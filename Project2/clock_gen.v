==> flow/design.v <==
`timescale 1ns / 1ps
module clock_gen(
input clk_in,
input rst,
output clk_div_2,
output clk_div_4,
output clk_div_8,
output clk_div_16,
output clk_div_32,
output clk_div_26,
output clk_div_3,
output clk_pos,
output clk_neg,
output clk_div_5,
output clk_div,
output [7:0] toggle_counter
);
clock_div_two task1(
	.clk_in (clk_in),
	.rst (rst),
	.clk_div_2(clk_div_2),
	.clk_div_4(clk_div_4),
	.clk_div_8(clk_div_8),
	.clk_div_16(clk_div_16)
);
clock_div_thirty_two task2 (
	.clk_in(clk_in),
	.rst(rst),
	.clk_div_32(clk_div_32)
);
clock_div_twenty_six task3(
	.clk_in (clk_in),
	.rst (rst),
	.clk_div_26 (clk_div_26)
);
clock_div_three task456(.clk_in(clk_in),
	.rst(rst),
	.clk_div_3(clk_div_3),
	.clk_pos(clk_pos),
	.clk_neg(clk_neg)
);
clock_div_five task7(
	.clk_in (clk_in),
	.rst (rst),
	.clk_div_5 (clk_div_5)
);
clock_pulse task8(
	.clk_in(clk_in),
	.rst(rst),
	.clk_div(clk_div)
);
clock_strobe task9(
	.clk_in (clk_in),
	.rst (rst),
	.toggle_counter (toggle_counter)
);
endmodule
module clock_div_two(clk_in, rst, clk_div_2, clk_div_4,clk_div_8, clk_div_16);
input clk_in, rst;
output clk_div_2, clk_div_4, clk_div_8, clk_div_16;
reg	[3:0]	a;
always@(posedge clk_in )
	begin
		if(rst)
			a <= 4'b0000;
		else 
			a <= a + 1'b1;
	end
assign clk_div_2 = a[0];
assign clk_div_4 = a[1];
assign clk_div_8 = a[2];
assign clk_div_16 = a[3];
endmodule
module clock_div_thirty_two(clk_in, rst, clk_div_32);
input clk_in, rst;
output reg clk_div_32;
reg	[3:0]	a;
always@(posedge clk_in )
begin
	if(rst)
		begin
			a <= 4'b0000;
			clk_div_32<=1'b0;
		end
	else 
		begin
			a <= a + 1'b1;
			if(a == 4'b1111)   
				clk_div_32 <= ~clk_div_32;   
	end
end
endmodule
module clock_div_twenty_six(clk_in, rst, clk_div_26);
input clk_in, rst;
output reg clk_div_26;
reg	[3:0]	a;
always@(posedge clk_in )
begin
	if(rst)
		begin
			a <= 4'b0000;
			clk_div_26<=1'b0;
		end
	else 
		begin
			if(a == 4'b1100)   
				begin
					clk_div_26 <= ~clk_div_26;  
					a <= 0;
				end
			else
				a <= a + 1'b1;
		end
end
endmodule
module clock_div_three(clk_in, rst, clk_div_3, clk_pos,clk_neg);
input clk_in, rst;
output clk_div_3;
output reg clk_pos, clk_neg;
reg	[1:0]	a;
always@(posedge clk_in)  
begin
	if(rst)
		begin
			a <= 2'b00;
			clk_pos <= 1'b0;
		end
	else if(a == 2'b01)
		begin
			clk_pos<= ~clk_pos;
			a <= a + 1'b1;
		end
	else if(a == 2'b10)    
		begin
			clk_pos<= ~clk_pos;
			a <= 2'b00;
		end
	else
		begin
			a <= a + 1'b1;
			clk_pos <= clk_pos;
		end
end
reg	[1:0]	b;
always@(negedge clk_in)  
	begin
		if(rst)
			begin
				b <= 2'b00;
				clk_neg <= 1'b0;
		end
		else if(b == 2'b01)
			begin
				clk_neg<= ~clk_neg;
				b <= b + 1'b1;
			end
		else if(b == 2'b10)    
			begin
				clk_neg<= ~clk_neg;
				b <= 2'b00;
			end
		else
			begin
				b <= b + 1'b1;
				clk_neg <= clk_neg;
			end
end
assign clk_div_3 = clk_neg | clk_pos;   
endmodule
module clock_div_five(clk_in, rst, clk_div_5);
input clk_in, rst;
output clk_div_5;
reg 			clk_pos;
reg	[2:0]	a;
always@(posedge clk_in)   
begin
	if(rst)
		begin
			clk_pos <= 0;
			a <= 3'b000;
		end
	else if(a == 3'b010)
		begin
			clk_pos <= ~clk_pos;
			a <= a + 1'b1;
		end
	else if(a == 3'b100)   
		begin
			clk_pos <= ~clk_pos;
			a <= 3'b000;
		end
	else
		begin
			clk_pos <= clk_pos;
			a <= a + 1'b1;
		end
end
reg 			clk_neg;
reg	[2:0]	b;
always@(negedge clk_in)   
	begin
		if(rst)
			begin
				clk_neg <= 0;
				b <= 3'b000;
			end
		else if(b == 3'b010)
			begin
				clk_neg <= ~clk_neg;
				b <= b + 1'b1;
			end
		else if(b == 3'b100)   
			begin
				clk_neg <= ~clk_neg;
				b <= 3'b000;
			end
	else
			begin
				clk_neg <= clk_neg;
				b <= b + 1'b1;
			end
	end
assign clk_div_5 = clk_neg | clk_pos;
endmodule
module clock_pulse(clk_in, rst, clk_div);
input clk_in, rst;
output reg clk_div;
reg			clk_div_100;
reg	[6:0]	a;
always@(posedge clk_in)
	begin
		if(rst)
			begin
				a <= 7'd0;
				clk_div_100 <= 1'b0;
			end
		else if(a == 7'd98)
				begin
					a <= a + 1'b1;
					clk_div_100 <= ~clk_div_100;
				end
		else if(a == 7'd99)  
				begin
					a <= 7'd0;
					clk_div_100 <= ~clk_div_100;
				end
		else
				begin
					a <= a + 1'b1;
					clk_div_100 <= clk_div_100;
				end
end
always@(posedge clk_in)
	begin
		if(rst)
			begin
				clk_div <= 0;
			end
		else if(clk_div_100)  
			begin
				clk_div <= ~clk_div;   
			end
		else
			clk_div <= clk_div;
	end
endmodule
module clock_strobe(clk_in, rst, toggle_counter);
input clk_in, rst;
output reg [7:0] toggle_counter;
reg strobe;
reg [1:0] a;
always @ (posedge clk_in) 
begin
	if (rst) 
		begin
			a <= 4'b00;
			strobe <= 1'b0;
			toggle_counter <= 8'b0000_0000;
		end
	else 
		begin
			a <= a + 1'b1;
			strobe <= a[1];		
			if (strobe) 
				begin					
					toggle_counter <= toggle_counter - 3'b101; 
					strobe <= ~strobe;
				end
			else
				toggle_counter <= toggle_counter + 2'b11;	 
		end
end
endmodule
; Step by step through the tools: clock_gen
; Tool output for the design above, in the order of the flow.
; Line numbers count from 1 in the design file above.
; Library cell names are shortened.
; Not given: --
[inputs]
design = clock_gen
clock = clk_in
lib = sky130hd
corner = tt_025C_1v80

; After elaboration
; Source: Yosys, flattened and elaborated, memories not mapped. Widths are those after wreduce. Registers that Yosys merges into a memory's read port (data or address) are not register bits. Print and check cells do not count. Equal cells are merged and count once.
[bits]
input_bits = 2
out_inout_bits = 19
register_bits = 48
[op_classes]
bitwise = 11
n_eq = 12
reduce_and_logical = 6
mux = 22
add_sub_neg = 11
[op_table]
columns = operator, count
row1 = equality test 7 bit (second input constant), 2
row2 = two-way mux 7 bit, 2
row3 = adder 4 x 1 -> 4 bit (second input constant), 3
row4 = two-way mux 3 bit, 4
row5 = two-way mux 1 bit, 11
row6 = nonzero test 2 bit, 5
row7 = NOT 1 bit, 9
row8 = equality test 4 bit (second input constant), 2
row9 = adder 8 x 2 -> 8 bit (second input constant), 1
row10 = subtractor 8 x 3 -> 8 bit (second input constant), 1
row11 = two-way mux 8 bit, 1
row12 = two-way mux 2 bit, 4
row13 = adder 7 x 1 -> 7 bit (second input constant), 1
row14 = adder 2 x 1 -> 2 bit (second input constant), 3
row15 = adder 3 x 1 -> 3 bit (second input constant), 2
row16 = equality test 3 x 2 -> 1 bit (second input constant), 2
row17 = equality test 3 bit (second input constant), 2
row18 = equality test 2 x 1 -> 1 bit (second input constant), 2
row19 = equality test 2 bit (second input constant), 2
row20 = OR 1 bit, 2
row21 = OR reduction 2 bit, 1

; Logic depth
; Depth = most cells in a row (Yosys ltp): at word level without a register or memory, in the mapped netlist without a sequential cell, where the memories' decode and read muxes count.
[logic_depth]
depth_word = 3
ABC_AREA = 0
mapped_depth = 6

; After synthesis
; Yosys stat after the flow's synthesis: flattened, memories mapped to cells. It holds for the ABC_AREA given above (unset counts as 0); a run with the other value may have another netlist.
; Totals and module areas in this step are rounded.
[synth_totals]
flip_flops = 48
stdcells = 211
synth_area_mm2 = 0.00205
[by_type]
columns = type, count
row1 = dfxtp_1, 48
row2 = ha_1, 21
row3 = nor2_1, 30
row4 = xor2_1, 11
row5 = xnor2_1, 10
row6 = inv_1, 18
row7 = a21oi_1, 11
row8 = and2_1, 6
row9 = nor2b_1, 6
row10 = nand3_1, 7
row11 = a211oi_1, 4
row12 = mux2i_1, 3
row13 = nor3_1, 5
row14 = clkbuf_1, 6
row15 = o21ai_0, 4
row16 = nand2b_1, 3
row17 = nand4bb_2, 1
row18 = nor3b_1, 2
; Other cell types: 14; their cells: 15.
; The figures by module come from a second, unflattened synthesis with its own total; it is not the netlist above.
[hier_totals]
cells_unflattened = 214
area_unflattened_mm2 = 0.00211
; Rows give one instance, submodules left out.
[modules]
columns = mod, seq_area_mm2, n_inst, mod_area_mm2, cells
row1 = clock_strobe, 0.00022, 1, 0.000492, 52
row2 = clock_pulse, 0.00018, 1, 0.000423, 44
row3 = clock_div_five, 0.00016, 1, 0.000399, 40
row4 = clock_div_three, 0.00012, 1, 0.000245, 24
row5 = clock_div_twenty_six, 0.0001, 1, 0.000214, 23
row6 = clock_div_thirty_two, 0.0001, 1, 0.000195, 18
row7 = clock_div_two, 0.0000801, 1, 0.000145, 13
row8 = clock_gen, 0, 1, 0, 0

2 stored runs of clock_gen in the flow (synthesis by Yosys, layout by OpenROAD, sky130hd cells), in arbitrary order. Constraints: input delay and output delay 20% of the set period each, output load 0.01 pF.
"power.total_uw" rests on the timing tool's default activity at the inputs, not on a simulated workload.
Measured values are rounded.

# flow run 1
==> flow/run.sh <==
#!/bin/bash
# the make line also repeats the synthesis and layout settings of config.mk as NAME=value (left out here)
make -C /OpenROAD-flow-scripts/flow DESIGN_CONFIG=/design/flow/config.mk WORK_HOME=/design/flow/orfs CLKGATE_MAP_FILE= finish
==> flow/config.mk <==
export PLATFORM = sky130hd
export DESIGN_NAME = clock_gen
export DESIGN_NICKNAME = clock_gen
export VERILOG_FILES = /design/flow/design.v
export SDC_FILE = /design/flow/constraint.sdc
export NUM_CORES = 4
export LEC_CHECK = 0
export CAP_MARGIN = 20
export CELL_PAD_IN_SITES_DETAIL_PLACEMENT = 2
export CELL_PAD_IN_SITES_GLOBAL_PLACEMENT = 0
export CORE_ASPECT_RATIO = 1.3
export CORE_MARGIN = 2
export CORE_UTILIZATION = 62
export GPL_TIMING_DRIVEN = 1
export MAX_ROUTING_LAYER = met4
export PLACE_DENSITY_LB_ADDON = 0.07
export SETUP_SLACK_MARGIN = 0.14
export SLEW_MARGIN = 20
==> flow/constraint.sdc <==
create_clock -name core_clock -period 3.14 [get_ports {clk_in}]
set_input_delay 0.6280 -clock core_clock [delete_from_list [all_inputs] [get_ports {clk_in}]]
set_output_delay 0.6280 -clock core_clock [all_outputs]
set_load 0.01 [all_outputs]

==> flow run 1: results <==
outcome="did not finish, placement stopped with DPL-0033"

# flow run 2
==> flow/run.sh <==
#!/bin/bash
# the make line also repeats the synthesis and layout settings of config.mk as NAME=value (left out here)
make -C /OpenROAD-flow-scripts/flow DESIGN_CONFIG=/design/flow/config.mk WORK_HOME=/design/flow/orfs CLKGATE_MAP_FILE= finish
==> flow/config.mk <==
export PLATFORM = sky130hd
export DESIGN_NAME = clock_gen
export DESIGN_NICKNAME = clock_gen
export VERILOG_FILES = /design/flow/design.v
export SDC_FILE = /design/flow/constraint.sdc
export NUM_CORES = 4
export LEC_CHECK = 0
export CAP_MARGIN = 20
export CORE_MARGIN = 2
export CORE_UTILIZATION = 40
export SETUP_SLACK_MARGIN = 0.29
export SLEW_MARGIN = 20
==> flow/constraint.sdc <==
create_clock -name core_clock -period 2.67 [get_ports {clk_in}]
set_input_delay 0.5340 -clock core_clock [delete_from_list [all_inputs] [get_ports {clk_in}]]
set_output_delay 0.5340 -clock core_clock [all_outputs]
set_load 0.01 [all_outputs]

==> flow run 2: results <==
holdWs_ps=431
design_die_area_mm2=0.00571
power.total_uw=1680
final_stdcell_area_mm2=0.0025
setup_ws_ps=-188
post_synth_area_mm2=0.00205
tns_ps=-458
util_frac=0.499
