==> flow/design.v <==
`timescale 1ns / 1ps
module parking_meter(
input		clk,	 
input		rst,
input		rst1,
input		rst2,
input		add1,
input		add2,
input		add3,
input		add4,
output	[3:0]	val1,		 
output	[3:0]	val2,        
output	[3:0]	val3,        
output	[3:0]	val4,        
output	reg[6:0]	led_seg,	 
output			a1,a2,a3,a4
    );
parameter idle  = 2'b00,low_180_s = 2'b01,grater_180 = 2'b10;	
reg		[1:0]	state = 2'b00;	
reg	[13:0]		time_counter;
reg	[6:0]		time_1s;
wire	key_en = rst2 | rst1 | add4 | add3 | add2 |add1;
always@(posedge clk )
begin
if(rst)
	begin
	state <= idle;
	end
else if(time_counter ==0)
	state <= idle;
else if(time_counter<180)
	state <= low_180_s;
else
	state <= grater_180;
end
always@(posedge clk )	
begin
if(rst)
	begin
	time_counter <= 14'd0;
	time_1s <= 0;
	end
else if(key_en)
	begin
		time_1s <= 0;
		if(rst1)
			time_counter <= 16;
		else if(rst2)
			time_counter <= 150;
		else if(add4)
			begin
			if(time_counter <= 14'd9699)
				time_counter <= time_counter + 300;
			else	
				time_counter <= 9999;
			end
		else if(add3)
			begin
			if(time_counter <= 14'd9819)
				time_counter <= time_counter + 180;
			else	
				time_counter <= 9999;
			end
		else if(add2)
			begin
			if(time_counter <= 14'd9879)
				time_counter <= time_counter + 120;
			else	
				time_counter <= 9999;
			end
		else if(add1)
			begin
			if(time_counter <= 14'd9939)
				time_counter <= time_counter + 60;
			else	
				time_counter <= 9999;
			end
	end
else 
	begin
	if(time_1s == 99)
		begin
		time_1s <=0;
		if(time_counter !=0)
			time_counter <= time_counter - 1;
		else
			time_counter <= 0;
		end
	else
		time_1s <= time_1s + 1;
	end
end
reg				seg_disp_en=1;	
always@(posedge clk )
begin
if(state == idle)
	begin
	if(time_1s == 99)
		begin
		seg_disp_en <= 0;
		end
	else if(time_1s == 49)
		begin
		seg_disp_en <= 1;
		end
	end
else if(state == low_180_s)
	begin
	if(time_1s == 1)
		begin
		if(time_counter[0])
			seg_disp_en <= 0;
		else
			seg_disp_en <= 1;
		end
	end
else if(state == grater_180)
	begin
	seg_disp_en <= 1;
	end
end
wire [3:0]ones 		;
wire [3:0]tens 	    ;
wire [3:0]hundreds  ;
wire [3:0]thousands ;
assign ones 	=  time_counter% 10;
assign tens 	= (time_counter/ 10) % 10;
assign hundreds = (time_counter/ 100) % 10;
assign thousands= (time_counter/ 1000) % 10;	
assign val1=ones 	  ;
assign val2=tens 	  ;
assign val3=hundreds  ;
assign val4=thousands ;
reg	[1:0]	sen_num =0;
reg	[3:0]	an = 4'b0;
always@(posedge clk )
begin
sen_num <= sen_num + 1;
if(seg_disp_en)
	begin
	case(sen_num)
		0:
			begin
			an <= 4'b0111;
			led_seg <= seg(thousands);
			end
		1:
			begin
			an <= 4'b1011;
			led_seg <= seg(hundreds);
			end
		2:
			begin
			an <= 4'b1101;
			led_seg <= seg(tens);
			end
		3:
			begin
			an <= 4'b1110;
			led_seg <= seg(ones);
			end
	endcase
	end
else
	begin
	an <= 4'hf;
	end
end
assign {a4,a3,a2,a1} = an;
    function [6:0] seg (input [3:0] digit);
    begin
        case (digit)
            1: seg = 7'b1001111;
            2: seg = 7'b0010010;
            3: seg = 7'b0000110;
            4: seg = 7'b1001100;
            5: seg = 7'b0100100;
            6: seg = 7'b0100000;
            7: seg = 7'b0001111;
            8: seg = 7'b0000000;
            9: seg = 7'b0000100;
            default: seg = 7'b0000001; 
        endcase
    end 
    endfunction	
endmodule
* From RTL to reports: parking_meter
What the tools print for parking_meter, step after step.
Lines are those of the file above, counted from 1.
Not given: --
- Top module :: parking_meter
- Clock input :: clk
- Cell library :: sky130hd
- Timing corner :: tt_025C_1v80

* After elaboration
Counts by Yosys on the flattened word-level netlist (proc, flatten, opt, wreduce; memories kept). Register bits leave out memories and registers merged into their read ports (data or address). Print and check cells are left out. Cells with the same type and inputs are merged into one.
Memory sizes are those after Yosys's memory passes, which may raise the word count (mostly to a power of two), join words into wider ones and drop unused or constant bits.
- Register bits after elaboration :: 37
- Memory bits (read-only) :: 448
- Memory cells :: 4
- Input port bits :: 8
- Output and inout bits :: 27
- Cells after elaboration :: 79
- $add $sub $neg :: 7
- Div/mod/pow operators :: 7
- $lt $le $gt $ge :: 5
- Equal/unequal tests :: 11
- Multiplexer cells :: 23
- Bitwise logic cells :: 5
- Reductions and logical operators :: 10
** Memories
- (no name shown) :: depth 16, width 7, rd ports 1, write ports 0, RTL line 172 : case (digit)
- (no name shown) :: depth 16, width 7, rd ports 1, write ports 0, RTL line 172
- (no name shown) :: depth 16, width 7, rd ports 1, write ports 0, RTL line 172
- (no name shown) :: depth 16, width 7, rd ports 1, write ports 0, RTL line 172
** Operators by type and width (number)
- modulo 32 x 4 -> 32 bit (second input constant) :: 3
- divider 14 x 10 -> 32 bit (second input constant) :: 1
- divider 14 x 7 -> 32 bit (second input constant) :: 1
- 2-to-1 mux 14 bit :: 13
- divider 14 x 4 -> 32 bit (second input constant) :: 1
- modulo 14 x 4 -> 32 bit (second input constant) :: 1
- <= comparator 14 bit (second input constant) :: 4
- case mux 7 bit (select 4 bit) :: 1
- case mux 4 bit (select 4 bit) :: 1
- subtractor 14 x 1 -> 14 bit (second input constant) :: 1
- adder 14 x 6 -> 14 bit (second input constant) :: 1
- adder 14 x 7 -> 14 bit (second input constant) :: 1
- adder 14 x 8 -> 14 bit (second input constant) :: 1
- less-than comparator 14 x 8 -> 1 bit (second input constant) :: 1
- adder 14 x 9 -> 14 bit (second input constant) :: 1
- zero test 14 bit :: 1
- nonzero test 14 bit :: 1
- adder 7 x 1 -> 7 bit (second input constant) :: 1
- == test 7 x 1 -> 1 bit (second input constant) :: 1
- == test 7 x 6 -> 1 bit (second input constant) :: 1
- == test 7 bit (second input constant) :: 1
- inequality test 7 bit (second input constant) :: 1
- 2-to-1 mux 1 bit :: 7
- == test 2 bit (second input constant) :: 3
- OR 1 bit :: 5
- == test 2 x 1 -> 1 bit (second input constant) :: 2
- zero test 2 bit :: 2
- inequality test 3 x 1 -> 1 bit (second input constant) :: 1
Other operator kinds: 9; their cells: 9.

* Depth
Longest topological path by Yosys (ltp), each cell counted once; first at word level (registers and memories cut), then after technology mapping (sequential cells cut; the memories' decode and read muxes count).
- Depth in word-level cells :: 9
- ABC_AREA :: 0
- Gate-level depth with buffers :: 45
- Depth with buffers taken out :: 36

* Netlist
Source: synth_stat.txt of the flow (Yosys; design flattened, memories mapped). It holds for the ABC_AREA given above (unset counts as 0); a run with the other value may have another netlist.
** Cell types
- sky130_fd_sc_hd__nand2_1 :: number 195, area in all 731.952 µm²
- sky130_fd_sc_hd__nor2_1 :: number 192, area in all 720.691 µm²
- sky130_fd_sc_hd__ha_1 :: number 57, area in all 713.184 µm²
- sky130_fd_sc_hd__o21ai_0 :: number 126, area in all 630.605 µm²
- sky130_fd_sc_hd__a21oi_1 :: number 125, area in all 625.6 µm²
- sky130_fd_sc_hd__dfxtp_1 :: number 29, area in all 580.557 µm²
- sky130_fd_sc_hd__xnor2_1 :: number 63, area in all 551.779 µm²
- sky130_fd_sc_hd__nand3_1 :: number 63, area in all 315.302 µm²
- sky130_fd_sc_hd__a211oi_1 :: number 40, area in all 300.288 µm²
- sky130_fd_sc_hd__nor3_1 :: number 53, area in all 265.254 µm²
- sky130_fd_sc_hd__o211ai_1 :: number 34, area in all 255.245 µm²
- sky130_fd_sc_hd__clkbuf_1 :: number 67, area in all 251.491 µm²
- sky130_fd_sc_hd__edfxtp_1 :: number 8, area in all 240.23 µm²
- sky130_fd_sc_hd__a31oi_1 :: number 35, area in all 218.96 µm²
- sky130_fd_sc_hd__mux2i_1 :: number 19, area in all 190.182 µm²
- sky130_fd_sc_hd__o31ai_1 :: number 24, area in all 180.173 µm²
- sky130_fd_sc_hd__inv_1 :: number 47, area in all 176.419 µm²
- sky130_fd_sc_hd__o22ai_1 :: number 28, area in all 175.168 µm²
Other cell types: 98; their cells: 501.
- Standard cells after synthesis :: 1706
- Synthesis area :: 11185.7 µm²
- Sequential part of the area :: 820.8 µm²
- Flip-flop cells :: 37
- Buffers :: 106

* Path before layout
Path of least setup slack by OpenSTA after synthesis, without wires, with an ideal clock, recovery checks aside; 20% of the period is set as input and as output delay. Where synthesis merged equal registers, the netlist keeps one of their names.
- Kind :: register -> output
- Start :: register time_counter[4]
- End :: output port val1[1]
- Clock period :: 13.1 ns
- External output delay :: 2.620 ns
- Time at the first pin :: 0.000 ns
- Arrival time :: 8.662 ns
- Required time :: 10.480 ns
- Path slack :: 1.818 ns
- Path delay :: 8.662 ns
- Driving pins on the path :: 36
- Path buffers :: 6
- Synthesis period reached :: 11.282 ns
"path delay" is the arrival time less input delay plus setup time.
At an output port there is no setup time.
"driving pins on the path" counts driving pins, that of a launching flip-flop among them; a cell with two outputs on the path counts twice.
"synthesis period reached" is the clock period less the worst setup slack; recovery checks do not enter. This is arithmetic on one report: input and output delays are still those of the set period (20% each).
Between the ends stands the longest chain of elaborated cells between them, by number of cells; it is not shown to be the way that was timed. Of several equally long chains one is given.
Each line given opens the expression or statement behind the cell; cells for indexed reads and writes are added by Yosys, which also makes memories of some case tables.
At most two assigning lines are given for a register; there are more.
- Path through :: sky130_fd_sc_hd__dfxtp_1 sky130_fd_sc_hd__inv_1 sky130_fd_sc_hd__clkbuf_1 sky130_fd_sc_hd__buf_1 sky130_fd_sc_hd__ha_1 sky130_fd_sc_hd__buf_4 sky130_fd_sc_hd__or4b_1 sky130_fd_sc_hd__buf_2 sky130_fd_sc_hd__o21ai_1 sky130_fd_sc_hd__mux2_2 sky130_fd_sc_hd__a221oi_4 sky130_fd_sc_hd__o21ai_2 sky130_fd_sc_hd__or3_1 sky130_fd_sc_hd__buf_2 sky130_fd_sc_hd__and2_4 sky130_fd_sc_hd__o311ai_2 sky130_fd_sc_hd__and2_1 sky130_fd_sc_hd__buf_2 sky130_fd_sc_hd__mux2i_1 sky130_fd_sc_hd__nor3b_4 sky130_fd_sc_hd__and2_1 sky130_fd_sc_hd__a32oi_1 sky130_fd_sc_hd__o2111a_1 sky130_fd_sc_hd__o2111ai_2 sky130_fd_sc_hd__a211o_1 sky130_fd_sc_hd__o31a_1 sky130_fd_sc_hd__or3_4 sky130_fd_sc_hd__o21ai_1 sky130_fd_sc_hd__a21oi_1 sky130_fd_sc_hd__a211oi_1 sky130_fd_sc_hd__a2111oi_0 sky130_fd_sc_hd__or3_1 sky130_fd_sc_hd__nand2_1 sky130_fd_sc_hd__inv_1 sky130_fd_sc_hd__xnor2_1 sky130_fd_sc_hd__inv_1
- Cells in the longest elaborated chain :: 1
- Elaborated cells on any way between the ends :: 1
- Source lines of those cells :: 1
- Those cells by class :: 1 x div
** Ends and longest elaborated chain, post-synthesis
- start: declaration :: RTL line 20 : reg [13:0] time_counter;
- start: assignment :: RTL line 53 : time_counter <= time_counter + 300;
- start: assignment :: RTL line 60 : time_counter <= time_counter + 180;
- modulo 14 x 4 -> 32 bit :: RTL line 126 : assign ones = time_counter% 10;
- end: declaration :: RTL line 11 : output [3:0] val1,
Some nets on the timed path still bear RTL names; the line given drives or declares the net.
** Nets with RTL names, path post-synthesis
- val2[0] :: RTL line 127 : assign tens = (time_counter/ 10) % 10;

* Timing after layout
From the final timing report of run 1: the path of least setup slack in the routed layout; clock arrival at registers is part of the times.
- Kind :: register -> output
- Start :: register time_counter[4]
- End :: output port val1[1]
- Clock period :: 13.7 ns
- External output delay :: 2.74 ns
- Time at the first pin :: 0.28 ns
- Arrival time :: 10.31 ns
- Required time :: 10.96 ns
- Path slack :: 0.65 ns
- Driving pins on the path :: 32
- Path buffers :: 1
Between the ends stands the longest chain of elaborated cells between them, by number of cells; it is not shown to be the way that was timed. Of several equally long chains one is given.
At most two assigning lines are given for a register; there are more.
- Path through :: sky130_fd_sc_hd__dfxtp_2 sky130_fd_sc_hd__clkinvlp_4 sky130_fd_sc_hd__ha_1 sky130_fd_sc_hd__or4b_1 sky130_fd_sc_hd__o21ai_1 sky130_fd_sc_hd__mux2_2 sky130_fd_sc_hd__a221oi_4 sky130_fd_sc_hd__o21ai_2 sky130_fd_sc_hd__or3_1 sky130_fd_sc_hd__a21o_4 sky130_fd_sc_hd__o21ai_2 sky130_fd_sc_hd__o21a_1 sky130_fd_sc_hd__a311oi_2 sky130_fd_sc_hd__o211ai_2 sky130_fd_sc_hd__nand2_1 sky130_fd_sc_hd__a2111oi_2 sky130_fd_sc_hd__o21ba_2 sky130_fd_sc_hd__nand2_2 sky130_fd_sc_hd__a211o_1 sky130_fd_sc_hd__o31a_1 sky130_fd_sc_hd__nor4_2 sky130_fd_sc_hd__nand2_1 sky130_fd_sc_hd__o2bb2ai_2 sky130_fd_sc_hd__nand2_2 sky130_fd_sc_hd__inv_1 sky130_fd_sc_hd__a2111oi_0 sky130_fd_sc_hd__or3_1 sky130_fd_sc_hd__nand2_1 sky130_fd_sc_hd__inv_1 sky130_fd_sc_hd__xnor2_1 sky130_fd_sc_hd__inv_1 sky130_fd_sc_hd__clkdlybuf4s50_1
- Cells in the longest elaborated chain :: 1
- Elaborated cells on any way between the ends :: 1
- Source lines of those cells :: 1
- Those cells by class :: 1 x div
** Ends and longest elaborated chain, after layout
- start: declaration :: RTL line 20 : reg [13:0] time_counter;
- start: assignment :: RTL line 53 : time_counter <= time_counter + 300;
- start: assignment :: RTL line 60 : time_counter <= time_counter + 180;
- modulo 14 x 4 -> 32 bit :: RTL line 126 : assign ones = time_counter% 10;
- end: declaration :: RTL line 11 : output [3:0] val1,

==> runs of parking_meter <==
Stored flow runs of parking_meter (2 of them; Yosys, OpenROAD, sky130hd). They differ in their settings and are not a sequence. Constraints: input delay and output delay 20% of the set period each, output load 0.01 pF.
"clock period achieved" means the clock period less the worst setup slack. The figure is calculated, with input and output delays left at 20% of the set period.

** Run 1
- Settings :: period_ns=13.7; CAP_MARGIN=20; CORE_MARGIN=2; CORE_UTILIZATION=40; SLEW_MARGIN=20
- Standard-cell area after routing :: 12165.4 µm²
- Total negative slack :: 0.000 ns
- Worst setup slack after layout :: 0.645 ns
- Area inside the die boundary :: 29318.0 µm²
- Post-route worst hold slack :: 0.483 ns
- Clock period achieved :: 13.055 ns
- Post-synthesis cell area :: 11185.7 µm²

** Run 2
- Settings :: period_ns=10.4; CORE_UTILIZATION=45; SETUP_SLACK_MARGIN=1.9; PLACE_DENSITY=0.84; CELL_PAD_IN_SITES_GLOBAL_PLACEMENT=2; TNS_END_PERCENT=55; ABC_AREA=1; GPL_ROUTABILITY_DRIVEN=1; CAP_MARGIN=40; MIN_ROUTING_LAYER=met1; CORE_MARGIN=2; SLEW_MARGIN=20
- Standard-cell area after routing :: 14412.6 µm²
- Total negative slack :: 0.000 ns
- Worst setup slack after layout :: 0.764 ns
- Area inside the die boundary :: 23586.8 µm²
- Post-route worst hold slack :: 0.465 ns
- Clock period achieved :: 9.636 ns
- Post-synthesis cell area :: 10068.4 µm²
